==> flow/design.v <==
module DEAD_TIME #(parameter N = 12) (
output wire [1:0]pwm_out,
input pwm_in,
input [N-1:0]dead_time_clks,
input clk
);
reg 				current ;
reg 				next;
wire 				pe, ne;
always@(posedge clk)
	begin
	current <= pwm_in;
	next <= current	;
		end
assign pe = (current & ~next);
assign ne = (~current & next); 
wire 					reset;
reg [N-1:0]			counter;
always@(posedge clk) 
	begin 
		if (reset) 
			counter <= 0; 
		else  
			counter <= counter +1;  
	end 
reg 				flag1;
reg 				flag2;
reg 				flag3;
reg 				flag4;
always@(posedge clk)
	begin
		if(pe==1'd1)
			begin
				flag1 <= 1;
				flag2 <= 0;
				flag4 <= 0;
				end
				else if((flag1==1) && counter>dead_time_clks)
			begin
				flag3 <= 1;
				end
				else if((flag2==1) && counter>dead_time_clks)
			begin     
				flag4 <= 1;
				end
		if (ne==1'd1)
			begin
				flag1 <= 0;
				flag2 <= 1;
				flag3 <= 0;
				end
	end
assign reset = (pe | ne)?1'd1:1'd0;
assign pwm_out[0] = flag3?1'd1: 1'd0;
assign pwm_out[1] = flag4?1'd1: 1'd0;
endmodule
---- Reports on DEAD_TIME ----
The steps from the RTL of DEAD_TIME to its reports follow in flow order.
Lines are those of the file above, counted from 1.
Operators carry their Yosys type and port widths (W data, S select, Z words).
Cell names lack the library's common part.
The mark n/a stands for no value.
set-up
  top ..................................... DEAD_TIME
  clock input ............................. clk
  library ................................. sky130hd
  corner .................................. tt_025C_1v80

---- Word level ----
Yosys after proc, flatten, opt, wreduce and memory -nomap, before mapping. Enables and synchronous resets that opt folds into registers are not counted as muxes. Memory bits, and registers merged into a memory's read port (data or address), are not among the register bits. Print and check cells are not counted. Equal cells are merged and count once.
word-level totals
  bits in registers ....................... 18
  input port bits ......................... 14
  output and inout port bits .............. 2
  elaborated cells ........................ 23
cells by class
  $add $sub $neg .......................... 1
  order comparisons ....................... 1
  muxes and demuxes ....................... 3
  bitwise gates (word level) .............. 7
  reduce/logical cells .................... 4
operators with widths
  operator                 count
  $add A12 B1 Y12 const B  1
  $gt A12 B12 Y1           1
  $not A1 Y1               4
  $reduce_and A2 Y1        2
  $mux W1                  3
  $and A1 B1 Y1            2
  $logic_and A1 B1 Y1      2
  $or A1 B1 Y1             1

---- Logic depth ----
Yosys ltp: most cells in a row. Word level: on the elaborated netlist, between registers, memories and ports. Mapped: between sequential cells and ports; inverters and the memories' decode and read muxes count.
logic depth
  word-level depth ........................ 4
  ABC_AREA ................................ 0
  depth in mapped cells ................... 7
  mapped depth without buffers ............ 7

---- Synthesis result ----
The flow's flattened synthesis, as Yosys stat reports it; memories are mapped. The netlist is that of the ABC_AREA named above (0 if unset); the other value can give another one.
The area totals of this step are shown rounded.
cells by type
  cell      count  total area (um2)
  dfxtp_1   18     360.346
  ha_1      15     187.68
  xnor2_1   7      61.309
  inv_1     15     56.304
  and2_1    7      43.792
  nand2_1   9      33.782
  nand4_1   5      31.28
  nor2b_1   5      31.28
  nor2_1    7      26.275
  nand4_4   1      21.27
  a21oi_1   4      20.019
  nand3_1   4      20.019
  o21ai_0   4      20.019
  a211oi_1  2      15.014
  a21boi_1  2      15.014
  a21o_1    2      15.014
  buf_4     2      15.014
  or3_1     2      12.512
Other cell types: 9; their cells: 10.
mapped netlist
  mapped cells ............................ 121
  synthesis area .......................... 1,054 um2
  sequential part of the area ............. 360.3 um2
  mapped flip-flops ....................... 18
  buffer cells ............................ 4

---- Path before layout ----
Path of least setup slack by OpenSTA after synthesis, without wires, with an ideal clock, recovery checks aside; 20% of the period is set as input and as output delay. Where synthesis merged equal registers, the netlist keeps one of their names.
path post-synthesis
  kind .................................... register -> register
  start point ............................. register counter[7]
  end point ............................... register flag3
  period .................................. 1.38 ns
  setup time .............................. 0.059 ns
  arrival ................................. 1.266 ns
  setup slack ............................. 0.055 ns
  path delay .............................. 1.325 ns
  driving pins on the path ................ 7
  buffers on the path ..................... 0
  synthesis period reached ................ 1.325 ns
"path delay" = arrival - input delay + setup time.
"driving pins on the path" counts driving pins, that of a launching flip-flop among them; a cell with two outputs on the path counts twice.
"synthesis period reached" is the clock period less the worst setup slack; recovery checks do not enter. This is arithmetic on one report: input and output delays are still those of the set period (20% each).
Between the ends stands the longest chain of elaborated cells between them, by number of cells; it is not shown to be the way that was timed. Of several equally long chains one is given.
Each line given opens the expression or statement behind the cell; cells for indexed reads and writes are added by Yosys, which also makes memories of some case tables.
on the way, post-synthesis
  cell sequence ........................... dfxtp_1 -> ha_1 -> nand4_1 -> nor2_1 -> a211oi_1 -> a32oi_1 -> nand2_1
  length of the longest elaborated chain .. 3
ends and longest elaborated chain, post-synthesis
  element              RTL line  text
  start: declaration   18        reg [N-1:0] counter;
  start: assignment    22        counter <= 0;
  start: assignment    24        counter <= counter +1;
  $gt A12 B12 Y1       38        else if((flag1==1) && counter>dead_time_clks)
  $logic_and A1 B1 Y1  38
  $reduce_and A2 Y1    n/a
  end: assignment      40        flag3 <= 1;
  end: assignment      50        flag3 <= 0;
  end: declaration     28        reg flag3;

---- Path in the finished layout ----
From the final timing report of run 1: the path of least setup slack in the routed layout; clock arrival at registers is part of the times.
path after layout
  kind .................................... register -> register
  start point ............................. register counter[2]
  end point ............................... register flag3
  period .................................. 0.967 ns
  setup time .............................. 0.09 ns
  arrival ................................. 1.64 ns
  setup slack ............................. -0.47 ns
  driving pins on the path ................ 7
  buffers on the path ..................... 0
Between the ends stands the longest chain of elaborated cells between them, by number of cells; it is not shown to be the way that was timed. Of several equally long chains one is given.
on the way, after layout
  cell sequence ........................... dfxtp_2 -> ha_4 -> nand4_1 -> nor2_1 -> a211oi_2 -> a32oi_1 -> nand2_1
  length of the longest elaborated chain .. 3
ends and longest elaborated chain, after layout
  element              RTL line  text
  start: declaration   18        reg [N-1:0] counter;
  start: assignment    22        counter <= 0;
  start: assignment    24        counter <= counter +1;
  $gt A12 B12 Y1       38        else if((flag1==1) && counter>dead_time_clks)
  $logic_and A1 B1 Y1  38
  $reduce_and A2 Y1    n/a
  end: assignment      40        flag3 <= 1;
  end: assignment      50        flag3 <= 0;
  end: declaration     28        reg flag3;

2 stored runs of DEAD_TIME in the flow (synthesis by Yosys, layout by OpenROAD, sky130hd cells), in arbitrary order. Constraints: input delay and output delay 20% of the set period each, output load 0.01 pF.
"reached clock period": clock period set for the run, less the worst setup slack. It is reckoned from that one timing run; input and output delays stay at 20% of the period that was set.
By "allowed time less slack (worst setup path)" is meant the share of the clock period that the worst setup path is allowed (20% is reserved at inputs, 20% at outputs), minus its slack. Clock arrival times at its registers enter into it.
By "power" is meant OpenSTA's value without simulated activity: inputs other than the clock are taken to toggle once in ten clock periods, and the tool carries that through the logic.
The results are shown rounded.

======== run 1 ========
==> flow/run.sh <==
#!/bin/bash
# the make line also repeats the synthesis and layout settings of config.mk as NAME=value (left out here)
make -C /OpenROAD-flow-scripts/flow DESIGN_CONFIG=/design/flow/config.mk WORK_HOME=/design/flow/orfs CLKGATE_MAP_FILE= finish
==> flow/config.mk <==
export PLATFORM = sky130hd
export DESIGN_NAME = DEAD_TIME
export DESIGN_NICKNAME = DEAD_TIME
export VERILOG_FILES = /design/flow/design.v
export SDC_FILE = /design/flow/constraint.sdc
export NUM_CORES = 4
export LEC_CHECK = 0
export ABC_AREA = 0
export CAP_MARGIN = 20
export CORE_MARGIN = 6
export CORE_UTILIZATION = 44
export CTS_CLUSTER_DIAMETER = 112
export CTS_CLUSTER_SIZE = 79
export GPL_TIMING_DRIVEN = 1
export MAX_ROUTING_LAYER = met5
export PLACE_DENSITY = 0.58
export SETUP_SLACK_MARGIN = 0.29
export SLEW_MARGIN = 35
==> flow/constraint.sdc <==
create_clock -name core_clock -period 0.967 [get_ports {clk}]
set_input_delay 0.1934 -clock core_clock [delete_from_list [all_inputs] [get_ports {clk}]]
set_output_delay 0.1934 -clock core_clock [all_outputs]
set_load 0.01 [all_outputs]

-------- measured, run 1 --------
  post-synthesis cell area ................ 1,054 um2
  total die area .......................... 3,712 um2
  standard-cell area after layout ......... 1,789 um2
  utilization ............................. 0.801
  setup slack of the worst path ........... -0.467 ns
  total negative setup slack .............. -3.988 ns
  worst hold slack in the final report .... 0.309 ns
  power ................................... 1,758 uW
  reached clock period .................... 1.434 ns
  allowed time less slack (worst setup path) .. 1.43 ns
  critical path kind ...................... register -> register

======== run 2 ========
==> flow/run.sh <==
#!/bin/bash
# the make line also repeats the synthesis and layout settings of config.mk as NAME=value (left out here)
make -C /OpenROAD-flow-scripts/flow DESIGN_CONFIG=/design/flow/config.mk WORK_HOME=/design/flow/orfs CLKGATE_MAP_FILE= finish
==> flow/config.mk <==
export PLATFORM = sky130hd
export DESIGN_NAME = DEAD_TIME
export DESIGN_NICKNAME = DEAD_TIME
export VERILOG_FILES = /design/flow/design.v
export SDC_FILE = /design/flow/constraint.sdc
export NUM_CORES = 4
export LEC_CHECK = 0
export ABC_AREA = 1
export CAP_MARGIN = 15
export CELL_PAD_IN_SITES_DETAIL_PLACEMENT = 0
export CELL_PAD_IN_SITES_GLOBAL_PLACEMENT = 3
export CORE_MARGIN = 5
export CORE_UTILIZATION = 37
export CTS_CLUSTER_DIAMETER = 205
export GPL_ROUTABILITY_DRIVEN = 0
export GPL_TIMING_DRIVEN = 1
export MAX_ROUTING_LAYER = met4
export MIN_ROUTING_LAYER = met1
export PLACE_DENSITY_LB_ADDON = 0.15
export SLEW_MARGIN = 20
export TNS_END_PERCENT = 90
==> flow/constraint.sdc <==
create_clock -name core_clock -period 2.26 [get_ports {clk}]
set_input_delay 0.4520 -clock core_clock [delete_from_list [all_inputs] [get_ports {clk}]]
set_output_delay 0.4520 -clock core_clock [all_outputs]
set_load 0.01 [all_outputs]

-------- run 2 --------
  incomplete, placement halted on FLW-0024
