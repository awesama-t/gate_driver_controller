==> flow/design.v <==
module H_bridge #(parameter DUTY = 7'd100, PWM_PERIOD = 40000, DEAD_TIME = 13'd100, CLK_PERIOD = 4'd8)(
output [1:0]pwm_out,
input clk
);
localparam [15:0]CLKS_IN_PWM_PERIOD = (PWM_PERIOD/CLK_PERIOD);
localparam [15:0]CLKS_IN_DEAD_TIME = (DEAD_TIME/CLK_PERIOD);
localparam [15:0]TH_HIGH_0 = ((((CLKS_IN_PWM_PERIOD)*(100-(DUTY/2)))/100) + (CLKS_IN_DEAD_TIME));
localparam [15:0]TH_HIGH_1 = (((TH_HIGH_0-CLKS_IN_DEAD_TIME)/2) - (((CLKS_IN_PWM_PERIOD) - (TH_HIGH_0-CLKS_IN_DEAD_TIME))/2) + (CLKS_IN_DEAD_TIME));
localparam [15:0]TH_LOW_1 = (((TH_HIGH_0-CLKS_IN_DEAD_TIME)/2) + (((CLKS_IN_PWM_PERIOD) - (TH_HIGH_0-CLKS_IN_DEAD_TIME))/2))+1;
reg [15:0]counter = 0;
always@(posedge clk)
	begin
		counter <= counter + 1;
		if (counter>(CLKS_IN_PWM_PERIOD))
			counter <= 1;
		end
assign pwm_out[0] = (counter>TH_HIGH_0)?1'd1:1'd0;
assign pwm_out[1] = ((counter>TH_HIGH_1) && (counter<TH_LOW_1))?1'd1:1'd0;
endmodule
### From RTL to reports: H_bridge

The steps from the RTL of H_bridge to its reports follow in flow order.
Line numbers count from 1 in the design file above.
A cell with -- has no value.

| set-up | value |
|---|---|
| design top | H_bridge |
| clock | clk |
| standard-cell library | sky130hd |
| timing corner | tt_025C_1v80 |

### After elaboration

Yosys after proc, flatten, opt, wreduce and memory -nomap, before mapping. Enables and synchronous resets that opt folds into registers are not counted as muxes. Memory bits, and registers merged into a memory's read port (data or address), are not among the register bits. Print and check cells are not counted. Equal cells are merged and count once.

| cells by class | value |
|---|---|
| magnitude comparators | 4 |
| mux-type cells | 2 |
| add/sub/neg operators | 1 |
| reduce/logical cells | 1 |

Operator list:

| operator | number |
|---|---|
| adder 16 x 1 -> 16 bit with constant B | 1 |
| greater-than comparator 16 x 12 -> 1 bit with constant B | 1 |
| < comparator 16 x 12 -> 1 bit with constant B | 1 |
| greater-than comparator 16 x 13 -> 1 bit with constant B | 1 |
| greater-than comparator 16 x 4 -> 1 bit with constant B | 1 |
| 2-to-1 mux 1 bit | 2 |
| logical AND 1 bit | 1 |

| word-level totals | value |
|---|---|
| register bits | 16 |
| output and inout port bits | 2 |
| bits of input ports | 1 |

### Logic depth

Yosys ltp: most cells in a row. Word level: on the elaborated netlist, between registers, memories and ports. Mapped: between sequential cells and ports; inverters and the memories' decode and read muxes count.

| depth | value |
|---|---|
| depth in word-level cells | 3 |
| ABC_AREA | 0 |
| gate-level depth with buffers | 7 |
| gate-level depth less buffers | 6 |

### Netlist

Source: synth_stat.txt of the flow (Yosys; design flattened, memories mapped). It holds for the ABC_AREA given above (unset counts as 0); a run with the other value may have another netlist.
Totals and module areas in this step are rounded.

| mapped netlist | value |
|---|---|
| buffers | 6 |
| cell area after synthesis | 825.8 um^2 |
| sequential area | 320.3 um^2 |
| mapped cells | 93 |
| flip-flop cells | 16 |

Cell types:

| type | number | area in all (um^2) |
|---|---|---|
| sky130_fd_sc_hd__dfxtp_1 | 16 | 320.307 |
| sky130_fd_sc_hd__xnor2_1 | 7 | 61.309 |
| sky130_fd_sc_hd__a21oi_1 | 12 | 60.058 |
| sky130_fd_sc_hd__ha_1 | 3 | 37.536 |
| sky130_fd_sc_hd__xor2_1 | 4 | 35.034 |
| sky130_fd_sc_hd__nand3_1 | 6 | 30.029 |
| sky130_fd_sc_hd__nor3_1 | 6 | 30.029 |
| sky130_fd_sc_hd__buf_2 | 5 | 25.024 |
| sky130_fd_sc_hd__nor4_2 | 2 | 25.024 |
| sky130_fd_sc_hd__inv_1 | 4 | 15.014 |
| sky130_fd_sc_hd__nand4_2 | 1 | 12.512 |
| sky130_fd_sc_hd__nand2_1 | 3 | 11.261 |
| sky130_fd_sc_hd__or3_4 | 1 | 11.261 |
| sky130_fd_sc_hd__o21ai_1 | 2 | 10.01 |
| sky130_fd_sc_hd__or4b_1 | 1 | 10.01 |
| sky130_fd_sc_hd__a2111oi_0 | 1 | 8.758 |
| sky130_fd_sc_hd__a2bb2oi_1 | 1 | 8.758 |
| sky130_fd_sc_hd__or2_4 | 1 | 8.758 |

Not listed: further types 16, cells in them 17.

### Path before layout

Source: OpenSTA report_checks on the synthesized netlist (no wires, ideal clock, input and output delay 20% of the period each), path of least setup slack; recovery checks are left aside. Register names are those of the netlist, which keeps one name where synthesis merged equal registers.

| timing after synthesis | value |
|---|---|
| path kind | reg-to-output |
| from | register counter[15] |
| to | output pwm_out[1] |
| slack | 112 ps |
| driving pins on the path | 6 |
| data arrival time | 1328 ps |
| time at the first pin | 0 ps |
| path delay | 1328 ps |
| clock period | 1800 ps |
| synthesis period reached | 1688 ps |

"path delay" = arrival - input delay + setup time.
At an output port there is no setup time.
"driving pins on the path": output pins that drive a net of the path, with the launching flip-flop's if there is one; two outputs of one cell count as two.
"synthesis period reached" = period - worst setup slack (recovery checks aside). The figure is calculated, with input and output delays left at 20% of the set period.
Between the ends stands the longest chain of elaborated cells between them, by number of cells; it is not shown to be the way that was timed. Of several equally long chains one is given.
Each line given opens the expression or statement behind the cell; cells for indexed reads and writes are added by Yosys, which also makes memories of some case tables.

| between the ends, after synthesis | value |
|---|---|
| path through | sky130_fd_sc_hd__dfxtp_1 > sky130_fd_sc_hd__or4_1 > sky130_fd_sc_hd__buf_2 > sky130_fd_sc_hd__a21oi_1 > sky130_fd_sc_hd__o21ai_1 > sky130_fd_sc_hd__a31oi_1 |
| length of the longest elaborated chain | 3 |
| elaborated cells between the ends (all ways) | 4 |
| RTL lines with such cells | 1 |

RTL lines, path after synthesis:

| what | RTL line | source |
|---|---|---|
| start, declared | 10 | `reg [15:0]counter = 0;` |
| start, assigned | 13 | `counter <= counter + 1;` |
| start, assigned | 15 | `counter <= 1;` |
| greater-than comparator 16 x 4 -> 1 bit | 18 | `assign pwm_out[1] = ((counter>TH_HIGH_1) && (counter<TH_LOW_1))?1'd1:1'd0;` |
| logical AND 1 bit | 18 |  |
| 2-to-1 mux 1 bit | 18 |  |
| end, declared | 2 | `output [1:0]pwm_out,` |

### Timing after layout

From the final timing report of stored run 1: the path of least setup slack in the routed layout; clock arrival at registers is part of the times.
The path's times are printed in steps of 10 ps; the period is the one set.

| timing post-layout | value |
|---|---|
| path kind | reg-to-output |
| from | register counter[14] |
| to | output pwm_out[1] |
| driving pins on the path | 7 |
| time at the first pin | 290 ps |
| slack | -630 ps |
| data arrival time | 1740 ps |
| clock period | 1390 ps |

Between the ends stands the longest chain of elaborated cells between them, by number of cells; it is not shown to be the way that was timed. Of several equally long chains one is given.

| between the ends, post-layout | value |
|---|---|
| path through | sky130_fd_sc_hd__dfxtp_2 > sky130_fd_sc_hd__or4_4 > sky130_fd_sc_hd__buf_6 > sky130_fd_sc_hd__a21oi_2 > sky130_fd_sc_hd__o21ai_1 > sky130_fd_sc_hd__a31oi_1 > sky130_fd_sc_hd__buf_2 |
| length of the longest elaborated chain | 3 |
| elaborated cells between the ends (all ways) | 4 |
| RTL lines with such cells | 1 |

RTL lines, path post-layout:

| what | RTL line | source |
|---|---|---|
| start, declared | 10 | `reg [15:0]counter = 0;` |
| start, assigned | 13 | `counter <= counter + 1;` |
| start, assigned | 15 | `counter <= 1;` |
| greater-than comparator 16 x 4 -> 1 bit | 18 | `assign pwm_out[1] = ((counter>TH_HIGH_1) && (counter<TH_LOW_1))?1'd1:1'd0;` |
| logical AND 1 bit | 18 |  |
| 2-to-1 mux 1 bit | 18 |  |
| end, declared | 2 | `output [1:0]pwm_out,` |

## Implementation results

Below are 2 stored runs of the flow (Yosys, OpenROAD; platform sky130hd) on H_bridge, each with its settings and what was measured, unordered. Constraints: input delay and output delay 20% of the set period each, output load 0.01 pF.
"clock period reached" is the run's clock period less its worst setup slack. It is reckoned from that one timing run; input and output delays stay at 20% of the period that was set.
Measured values are rounded.
A setting shown as -- is not set for that run.

| item | stored run 1 | stored run 2 |
|---|---|---|
| period_ns | 1.39 | 2.42 |
| CORE_UTILIZATION | 50 | 40 |
| SETUP_SLACK_MARGIN | 0.25 | -- |
| PLACE_DENSITY_LB_ADDON | 0.0 | -- |
| CORE_MARGIN | 10 | 2 |
| TNS_END_PERCENT | 95 | -- |
| GPL_TIMING_DRIVEN | 0 | -- |
| GPL_ROUTABILITY_DRIVEN | 1 | -- |
| SLEW_MARGIN | 40 | 20 |
| MIN_ROUTING_LAYER | met1 | -- |
| CAP_MARGIN | 20 | 20 |
| area of the synthesized netlist (um^2) | 825.8 | 825.8 |
| worst slack on setup checks (ps) | -626 | 90 |
| setup TNS (ps) | -2100 | 0 |
| total die area (um^2) | 3677 | 2444 |
| clock period reached (ps) | 2016 | 2330 |
| standard-cell area after layout (um^2) | 1122 | 973.4 |
